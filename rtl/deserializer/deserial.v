==> flow/design.v <==
module deserial ( 
   dat_o, length, valid,
   clk_i, rst_i, serial_clk, serial_i
   );
   input clk_i;
   input rst_i;
   input serial_clk;  
   input serial_i;   
   output [31:0] dat_o;  
   output [4:0]  length;  
   output 	 valid;  
   localparam HEADER=4'b1010;
   localparam FOOTER=4'b0111;
   localparam idle=2'b00;
   localparam head=2'b01;  
   localparam data=2'b10;  
   localparam foot=2'b11;  
   reg [31:0]		dat_o;
   reg [4:0]		length;
   reg			valid;
   reg [1:0] 		rSAMPLE;
   always @(posedge clk_i)
     begin
	if(rst_i)
	  begin
	     rSAMPLE <= 2'h0;
	  end
	else 
	  begin
	     rSAMPLE <= {rSAMPLE[0], serial_clk};
	  end
     end
   wire   fPOSEDGE;
   assign fPOSEDGE = !rSAMPLE[1] & rSAMPLE[0];
   reg [1:0] 		state;
   reg [5:0] 		cnt;
   always @(posedge clk_i)
     if(rst_i)
       state <= idle;
     else 
       state <= next_state;
   reg [1:0] 		next_state;
   always @( fFOOT or fHEAD or state)
     begin
	case (state)
	  idle : next_state <= head;
	  head : next_state <= (fHEAD) ? data : head;
	  data : next_state <= (fFOOT) ? foot : data;
	  foot : next_state <= head;
	endcase  
     end
   reg [39:0] rSHIFT;  
   always @(posedge clk_i)
     begin
	if(rst_i)
	  begin
	     rSHIFT <= 40'h0;
	  end
	else if (fPOSEDGE)
	  rSHIFT <= {rSHIFT[38:0] , serial_i};
     end
   reg [39:0] rMASK;  
   always @(posedge clk_i)
     begin
	if(rst_i)
	  begin
	     rMASK <= 40'h0;
	  end
	else if (fPOSEDGE & (state == data))
	  rMASK <= {rMASK[38:0] , 1'b1};
	else if(state == foot)
	  rMASK <= 40'd0;
     end
   always @(posedge clk_i)
     begin
	if(rst_i)
	  begin
	     cnt <= 6'h0;
	  end
	else if(fPOSEDGE & (state == data))  
	  cnt <= cnt + 1'b1;
	else if (state == foot)
	  cnt <= 6'h00;
     end  
   wire fHEAD;
   wire fFOOT;
   assign fHEAD = (rSHIFT[3:0] == HEADER);
   assign fFOOT = (rSHIFT[3:0] == FOOTER);
   always @(posedge clk_i)
     if(rst_i)
       valid <= 1'h0;
     else if ((state == data) & fFOOT)
       valid <= 1'b1;
     else 
       valid <= 1'b0;
   always @(posedge clk_i)
     if(rst_i)
       begin
	  dat_o <= 32'h0;
	  length <= 5'h0;
       end
     else if ((state == data) & fFOOT)
       begin
	  dat_o <= rSHIFT[35:4] & rMASK[35:4];
	  length <= cnt - 3'b100;
       end
endmodule  
Tool chain data of deserial
What the tools print for deserial, step after step. Line numbers count from 1 in the design file above. Operators: Yosys type, input widths -> output width; for muxes data width and select width s. Library cell names are shortened. Not given: -

Design top: deserial. Clock input: clk_i. Cell library: sky130hd. Corner: tt_025C_1v80.

Elaborated design
Yosys after proc, flatten, opt, wreduce and memory -nomap, before mapping. Memory bits, and registers merged into a memory's read port (data or address), are not among the register bits. Print and check cells are not counted. Equal cells are merged and count once.

Under output and inout bits stands 38. Under input bits stands 4. Cells after elaboration: 31. Register bits: 120.

The figure for reductions and logical operators is 4. The figure for muxes and demuxes is 8. The entry for equal/unequal tests reads 5. Add/subtract/negate cells: 2. The entry for bitwise logic cells reads 4.

Operators by type and width (number): $mux 36 (2); $and 32x32->32 (1); $mux 6 (2); $add 6x1->6 const B (1); $pmux 2 s3 (1); $sub 5x3->5 const B (1); $eq 2x2->1 const B (2); $eq 4x3->1 const B (1); $eq 4x4->1 const B (1); $and 1x1->1 (3); $eq 2x1->1 const B (1); $logic_not 2->1 (1); $reduce_bool 2->1 (1); $reduce_or 2->1 (1); $mux 2 (1); $mux 1 (2); $logic_not 1->1 (1).

Longest topological paths
Longest topological path by Yosys (ltp), each cell counted once; first at word level (registers and memories cut), then after technology mapping (sequential cells cut; the memories' decode and read muxes count).

For depth after elaboration the number is 4. The entry for ABC_AREA reads 1. For mapped depth the number is 7. The entry for mapped depth without buffers reads 6.

Mapped cells and area
Yosys stat after the flow's synthesis: flattened, memories mapped to cells. It holds for the ABC_AREA given above (unset counts as 0); a run with the other value may have another netlist.

Cell types: dfxtp_1 (number 121, area in all 2.42E+03 um^2); nand3_1 (number 75, area in all 375.36 um^2); nand2_1 (number 89, area in all 334.07 um^2); nor2_1 (number 85, area in all 319.056 um^2); o21ai_0 (number 63, area in all 315.302 um^2); a21oi_1 (number 45, area in all 225.216 um^2); buf_2 (number 15, area in all 75.072 um^2); clkbuf_1 (number 18, area in all 67.565 um^2); inv_1 (number 18, area in all 67.565 um^2); ha_1 (number 3, area in all 37.536 um^2); o21ai_1 (number 7, area in all 35.034 um^2); nand3_2 (number 2, area in all 20.019 um^2); xor2_1 (number 2, area in all 17.517 um^2); buf_1 (number 3, area in all 11.261 um^2); buf_6 (number 1, area in all 11.261 um^2); a21boi_0 (number 1, area in all 7.507 um^2); buf_4 (number 1, area in all 7.507 um^2); inv_2 (number 2, area in all 7.507 um^2).

Other cell types: 3; their cells: 3.

The entry for sequential part of the area reads 2422.3 um^2. Mapped flip-flops: 121. Mapped cells: 554. For synthesis area the number is 4371.7 um^2. Under buffer cells stands 39.

Timing after synthesis
Source: OpenSTA report_checks on the synthesized netlist (no wires, ideal clock, input and output delay 20% of the period each), path of least setup slack; recovery checks are left aside. Register names are those of the netlist, which keeps one name where synthesis merged equal registers.

Path kind: in2reg. Start point: in rst_i. End point: reg dat_o[10]. Under arrival time stands 0.969 ns. The entry for path slack reads 0.525 ns. The figure for required time is 1.494 ns. The entry for path delay reads 0.771 ns. Under setup time stands 0.126 ns. Under time at the first pin stands 0.324 ns. The entry for input delay reads 0.324 ns. Under stages on the path stands 6. The figure for clock period is 1.62 ns. Path buffers: 3. The entry for synthesis period reached reads 1.095 ns.

"path delay" is the arrival time less input delay plus setup time. "stages on the path": output pins that drive a net of the path, with the launching flip-flop's if there is one; two outputs of one cell count as two. "synthesis period reached" = period - worst setup slack (recovery checks aside). The figure is calculated, with input and output delays left at 20% of the set period.

Cell sequence: buf_2 -> inv_2 -> buf_2 -> buf_2 -> nand3_1 -> o21ai_0.

RTL lines, path after synthesis: start, declared (RTL line 6) `input rst_i;`; end, assigned (RTL line 99) `dat_o <= 32'h0;`; end, assigned (RTL line 104) `dat_o <= rSHIFT[35:4] & rMASK[35:4];`; end, declared (RTL line 9) `output [31:0] dat_o;`.

Chain of elaborated cells between the ends: none given.

Path in the finished layout
From the final timing report of run A: the path of least setup slack in the routed layout; clock arrival at registers is part of the times.

Path kind: reg2out. Start point: reg dat_o[1]. End point: out dat_o[1]. Under arrival time stands 1.40 ns. Under time at the first pin stands 0.42 ns. Path buffers: 1. The entry for path slack reads 0.26 ns. The figure for external output delay is 0.41 ns. The figure for clock period is 2.07 ns. The figure for required time is 1.66 ns. Under stages on the path stands 2.

Cell sequence: dfxtp_1 -> clkdlybuf4s50_1. For length of the longest elaborated chain the number is 0. Elaborated cells between the ends (all ways): 0. For source lines of those cells the number is 0.

RTL lines, path after layout: start, declared (RTL line 9) `output [31:0] dat_o;`; start, assigned (RTL line 99) `dat_o <= 32'h0;`; start, assigned (RTL line 104) `dat_o <= rSHIFT[35:4] & rMASK[35:4];`; end, declared (RTL line 9).

==> runs of deserial <==
Measured data: module deserial, platform sky130hd, 2 stored runs of the flow under differing settings, order arbitrary. Input and output delays are each 20% of the period that was set; the output load is 0.01 pF. "period achieved" means the clock period less the worst setup slack. The figure is calculated, with input and output delays left at 20% of the set period. "allowed time less slack (worst setup path)" is the time allowed to the run's worst setup path (the clock period less input and output delay, where it has them) less its slack. Clock arrival times count: a late capture clock shortens it, a late launch clock lengthens it. "total power after layout": no workload was simulated; the value follows from the tool's default switching activity.

Files of run A:
==> flow/run.sh <==
#!/bin/bash
# the make line also repeats the synthesis and layout settings of config.mk as NAME=value (left out here)
make -C /OpenROAD-flow-scripts/flow DESIGN_CONFIG=/design/flow/config.mk WORK_HOME=/design/flow/orfs CLKGATE_MAP_FILE= finish
==> flow/config.mk <==
export PLATFORM = sky130hd
export DESIGN_NAME = deserial
export DESIGN_NICKNAME = deserial
export VERILOG_FILES = /design/flow/design.v
export SDC_FILE = /design/flow/constraint.sdc
export NUM_CORES = 4
export LEC_CHECK = 0
export ABC_AREA = 1
export CAP_MARGIN = 20
export CELL_PAD_IN_SITES_DETAIL_PLACEMENT = 2
export CELL_PAD_IN_SITES_GLOBAL_PLACEMENT = 0
export CORE_ASPECT_RATIO = 0.98
export CORE_MARGIN = 2
export CORE_UTILIZATION = 29
export GPL_ROUTABILITY_DRIVEN = 1
export GPL_TIMING_DRIVEN = 0
export PLACE_DENSITY_LB_ADDON = 0.2
export SLEW_MARGIN = 20
export TNS_END_PERCENT = 95
==> flow/constraint.sdc <==
create_clock -name core_clock -period 2.07 [get_ports {clk_i}]
set_input_delay 0.4140 -clock core_clock [delete_from_list [all_inputs] [get_ports {clk_i}]]
set_output_delay 0.4140 -clock core_clock [all_outputs]
set_load 0.01 [all_outputs]

Results of run A. The synthesis area comes to 4371.7 um^2. The overall die area stands at 16072.9 um^2. The standard-cell area of the final layout comes to 5610.4 um^2. The measured post-layout utilization is 38.0%. The worst setup slack after layout comes to 0.256 ns. The measured total negative slack is 0.000 ns. The measured post-route worst hold slack is 0.479 ns. For the total power after layout the run shows 5689 uW. The period achieved stands at 1.814 ns. The allowed time less slack (worst setup path) reads 1.40 ns. Type of the worst setup path: reg2out.

Files of run B:
==> flow/run.sh <==
#!/bin/bash
# the make line also repeats the synthesis and layout settings of config.mk as NAME=value (left out here)
make -C /OpenROAD-flow-scripts/flow DESIGN_CONFIG=/design/flow/config.mk WORK_HOME=/design/flow/orfs CLKGATE_MAP_FILE= finish
==> flow/config.mk <==
export PLATFORM = sky130hd
export DESIGN_NAME = deserial
export DESIGN_NICKNAME = deserial
export VERILOG_FILES = /design/flow/design.v
export SDC_FILE = /design/flow/constraint.sdc
export NUM_CORES = 4
export LEC_CHECK = 0
export ABC_AREA = 1
export CAP_MARGIN = 40
export CELL_PAD_IN_SITES_DETAIL_PLACEMENT = 2
export CELL_PAD_IN_SITES_GLOBAL_PLACEMENT = 2
export CORE_MARGIN = 2
export CORE_UTILIZATION = 61
export PLACE_DENSITY_LB_ADDON = 0.27
export SETUP_SLACK_MARGIN = -0.14
export SLEW_MARGIN = 20
==> flow/constraint.sdc <==
create_clock -name core_clock -period 1.63 [get_ports {clk_i}]
set_input_delay 0.3260 -clock core_clock [delete_from_list [all_inputs] [get_ports {clk_i}]]
set_output_delay 0.3260 -clock core_clock [all_outputs]
set_load 0.01 [all_outputs]

Outcome of run B: not finished: placement ended with error FLW-0024.
