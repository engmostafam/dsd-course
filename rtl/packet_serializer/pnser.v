==> flow/design.v <==
module pnser ( 
   ack, dat_o,
   rnd_i, rnd_len, clk_i, rst_i
   );
   input [31:0] rnd_i;
   input [4:0] 	rnd_len;
   output 	ack;
   output 	dat_o;
   input 	clk_i;
   input 	rst_i;
   localparam HEADER=4'b1101;
   localparam FOOTER=4'b0101;
   localparam idle=2'b00;
   localparam read=2'b01;  
   localparam srld=2'b10;  
   localparam srlf=2'b11;  
   reg			ack;
   reg [1:0] 		state;
   reg [5:0] 		cnt;
   always @(posedge clk_i)
     if(rst_i)
       state <= idle;
     else
       state <= next_state;
   reg [1:0] 		next_state;
   always @( cnt or state)
     begin
	case (state)
	  idle : next_state <= read;
	  read : next_state <= srld;
	  srld : next_state <= (~|cnt) ? srlf : srld;
	  srlf : next_state <= (~|cnt) ? read : srlf;
	endcase  
     end
   always @(posedge clk_i)
     begin
	if(rst_i)
	  begin
	     cnt <= 6'h0;
	  end
	else if(state == read)  
	  cnt <= rlength + 3'h3;
	else if ((state == srld) & (~|cnt))
	  cnt <= 3'h3;
	else if ((state == srld) | (state == srlf))
	  cnt <= cnt - 1'b1;
     end
   wire fread;
   assign fread = (state == idle) | ((state == srlf) & (~|cnt)) ;
   always @(posedge clk_i)
     if(rst_i)
       ack <= 1'h0;
     else if (fread)
       ack <= 1'b1;
     else 
       ack <= 1'b0;
   reg [31:0] rdata;
   reg [4:0]  rlength;
   always @(posedge clk_i)
     if(rst_i)
       begin
	  rdata <= 32'h0;
	  rlength <= 5'h0;
       end
     else if (fread)
       begin
	  rdata <= rnd_i;
	  rlength <= rnd_len;
       end
   reg [35:0] rhnd;  
   always @(posedge clk_i)
     begin
	if(rst_i)
	  begin
	     rhnd <= 36'h0;
	  end
	else if (state == read)
	  rhnd <= {HEADER,rdata};
	else if (state == srld)
	  rhnd <= {rhnd[35:0], 1'b0};
     end
   reg [3:0] rfoot;  
   always @(posedge clk_i)
     begin
	if(rst_i)
	  rfoot <= FOOTER;
	else if (state == srlf)
	  rfoot <= {rfoot[2:0] , rfoot[3]};
     end
   assign dat_o = (state == srlf)? rfoot[3] : rhnd[35];
endmodule  
# From RTL to reports: pnser
# Tool output for the design above, in the order of the flow.
# Lines are those of the file above, counted from 1.
# Operators: Yosys type, input widths -> output width; for muxes data width and select width s.
# Cell names lack the library's common part.
# The mark n/a stands for no value.
[setup]
top_module = "pnser"
clock_port = "clk_i"
cell_library = "sky130hd"
pvt_corner = "tt_025C_1v80"

# Word-level counts
# Source: Yosys, flattened and elaborated, memories not mapped. Widths are those after wreduce. Registers that Yosys merges into a memory's read port (data or address) are not register bits. Print and check cells do not count. Equal cells are merged and count once.
[op_classes]
n_logic = 4
n_reduce_logical = 6
muxes = 10
eq_ne = 3
n_addsub = 2
[ops]
columns = ["cell", "n"]
rows = [
  ["$mux 36", 2],
  ["$mux 6", 3],
  ["$pmux 2 s4", 1],
  ["$add 5x2->6 const B", 1],
  ["$sub 6x1->6 const B", 1],
  ["$reduce_or 6->1", 1],
  ["$eq 2x2->1 const B", 2],
  ["$reduce_bool 3->1", 1],
  ["$mux 1", 3],
  ["$and 1x1->1", 2],
  ["$or 1x1->1", 2],
  ["$eq 2x1->1 const B", 1],
  ["$logic_not 2->1", 1],
  ["$reduce_bool 2->1", 1],
  ["$reduce_or 2->1", 1],
  ["$mux 2", 1],
  ["$logic_not 1->1", 1],
]
[word_totals]
in_bits = 39
output_inout_bits = 2
regBits = 86

# Logic depth
# Yosys ltp: most cells in a row. Word level: on the elaborated netlist, between registers, memories and ports. Mapped: between sequential cells and ports; inverters and the memories' decode and read muxes count.
[logic_depth]
ltp_word = 5
ABC_AREA = 0
depth_mapped = 8
ltp_nobuf = 6

# Netlist
# The flow's flattened synthesis, as Yosys stat reports it; memories are mapped. The netlist is that of the ABC_AREA named above (0 if unset); the other value can give another one.
[by_type]
columns = ["cell_type", "n", "area_total_um2"]
rows = [
  ["dfxtp_1", 88, 1761.69],
  ["a21oi_1", 77, 385.37],
  ["mux2i_1", 36, 360.346],
  ["nand2_1", 82, 307.795],
  ["nor2_1", 76, 285.274],
  ["clkbuf_1", 15, 56.304],
  ["buf_2", 10, 50.048],
  ["buf_4", 6, 45.043],
  ["ha_1", 3, 37.536],
  ["nor2b_1", 6, 37.536],
  ["a211oi_1", 4, 30.029],
  ["xnor2_1", 3, 26.275],
  ["a31oi_1", 3, 18.768],
  ["inv_1", 5, 18.768],
  ["nor4b_1", 2, 17.517],
  ["o32ai_1", 2, 17.517],
  ["nor3_4", 1, 16.266],
  ["a22oi_1", 2, 15.014],
]
# Not listed: further types 14, cells in them 20.
[synth_totals]
mapped_area_um2 = 3623.5
stdcells = 441
seqArea_um2 = 1761.7
flip_flops = 88

# Path before layout
# Source: OpenSTA report_checks on the synthesized netlist (no wires, ideal clock, input and output delay 20% of the period each), path of least setup slack; recovery checks are left aside. Register names are those of the netlist, which keeps one name where synthesis merged equal registers.
[synth_path]
path_type = "flip-flop to flip-flop"
startpoint = "reg cnt[0]"
endpoint = "reg rdata[13]"
tclk_ps = 1470
setup_ps = 70
required_time_ps = 1400
setup_slack_ps = -38
stages = 9
arrival_time_ps = 1438
path_delay_ps = 1508
synth_period_reached_ps = 1508
# "path_delay_ps" is the arrival time less input delay plus setup time.
# "stages": output pins that drive a net of the path, with the launching flip-flop's if there is one; two outputs of one cell count as two.
# "synth_period_reached_ps" is the clock period less the worst setup slack; recovery checks do not enter. This is arithmetic on one report: input and output delays are still those of the set period (20% each).
# The rows between start and end are the longest chain of elaborated cells between them; the timing report does not say that the signal goes this way. Where chains are equally long, one stands for them.
# Each line given opens the expression or statement behind the cell; cells for indexed reads and writes are added by Yosys, which also makes memories of some case tables.
# A register here has more assigning lines than the two given.
[synth_between]
path_cell_list = "dfxtp_1 -> inv_1 -> ha_1 -> nor2b_1 -> a31oi_1 -> buf_4 -> buf_4 -> nand2_1 -> a21oi_1"
elab_chain_cells = 4
cone_cells = 4
[synth_lines]
columns = ["element", "line_no", "source"]
rows = [
  ["start: declaration", 19, "reg [5:0] cnt;"],
  ["start: assignment", 42, "cnt <= rlength + 3'h3;"],
  ["start: assignment", 46, "cnt <= cnt - 1'b1;"],
  ["$reduce_or 6->1", 49, "assign fread = (state == idle) | ((state == srlf) & (~|cnt)) ;"],
  ["$logic_not 1->1", 49, ""],
  ["$and 1x1->1", 49, ""],
  ["$or 1x1->1", 49, ""],
  ["end: assignment", 62, "rdata <= 32'h0;"],
  ["end: assignment", 67, "rdata <= rnd_i;"],
  ["end: declaration", 57, "reg [31:0] rdata;"],
]

# Timing after layout
# Path of least setup slack in the final report of run 1 (OpenROAD, finished layout, wires in). Where an end is a register, its clock arrival counts in the times.
# The report prints the path's times to 10 ps; the period is as set.
[layout_path]
path_type = "flip-flop to output port"
startpoint = "reg state"
endpoint = "out dat_o"
output_delay_ps = 480
arrival_time_ps = 1720
stages = 4
setup_slack_ps = 200
required_time_ps = 1920
tclk_ps = 2400
# Where an end lacks its bit number, it is one bit of the signal, or one of the new flip-flops if synthesis recoded a state register.
# The rows between start and end are the longest chain of elaborated cells between them; the timing report does not say that the signal goes this way. Where chains are equally long, one stands for them.
[layout_between]
path_cell_list = "dfxtp_1 -> buf_2 -> mux2_2 -> clkdlybuf4s50_1"
elab_chain_cells = 2
cone_cells = 2
[layout_lines]
columns = ["element", "line_no", "source"]
rows = [
  ["start: declaration", 18, "reg [1:0] state;"],
  ["start: assignment", 22, "state <= idle;"],
  ["start: assignment", 24, "state <= next_state;"],
  ["$eq 2x2->1", 90, "assign dat_o = (state == srlf)? rfoot[3] : rhnd[35];"],
  ["$mux 1", 90, ""],
  ["end: declaration", 8, "output dat_o;"],
]

# Flow measurements of pnser on sky130hd: 2 stored runs with different settings, listed in no order. Input and output delays are each 20% of the period that was set; the output load is 0.01 pF.
# By "period_less_ws_ps" is meant the clock period of the run minus its worst setup slack. This is arithmetic on one report: input and output delays are still those of the set period (20% each).
# By "critical_path_time_ps" is meant the share of the clock period that the worst setup path is allowed (20% is reserved at inputs, 20% at outputs), minus its slack. Clock arrival times at its registers enter into it.
# "critical_path_time_ps" is known to 10 ps.

[[run]]
name = "run 1"
[run.settings]
period_ns = 2.4
CORE_UTILIZATION = 21
PLACE_DENSITY_LB_ADDON = 0.19
CORE_MARGIN = 6
CELL_PAD_IN_SITES_GLOBAL_PLACEMENT = 2
CELL_PAD_IN_SITES_DETAIL_PLACEMENT = 2
TNS_END_PERCENT = 20
ABC_AREA = 0
GPL_TIMING_DRIVEN = 0
GPL_ROUTABILITY_DRIVEN = 1
CAP_MARGIN = 20
SLEW_MARGIN = 20
[run.results]
finalUtil_pct = 27.8
total_die_area_um2 = 20550.7
yosys_chip_area_um2 = 3623.5
critical_path_time_ps = 1720
worst_setup_path_type = "flip-flop to output port"
period_less_ws_ps = 2199
tns_ps = 0
fin_ws_ps = 201
worst_hold_slack_ps = 457

[[run]]
name = "run 2"
[run.settings]
period_ns = 2.03
CORE_UTILIZATION = 45
SETUP_SLACK_MARGIN = 0.32
PLACE_DENSITY_LB_ADDON = 0.04
CORE_ASPECT_RATIO = 1.09
CORE_MARGIN = 9
TNS_END_PERCENT = 75
ABC_AREA = 0
CTS_CLUSTER_SIZE = 72
CAP_MARGIN = 25
MIN_ROUTING_LAYER = "met2"
SLEW_MARGIN = 20
[run.results]
finalUtil_pct = 56.5
total_die_area_um2 = 11609.7
yosys_chip_area_um2 = 3623.5
critical_path_time_ps = 1310
worst_setup_path_type = "flip-flop to output port"
period_less_ws_ps = 1716
tns_ps = 0
fin_ws_ps = 314
worst_hold_slack_ps = 412
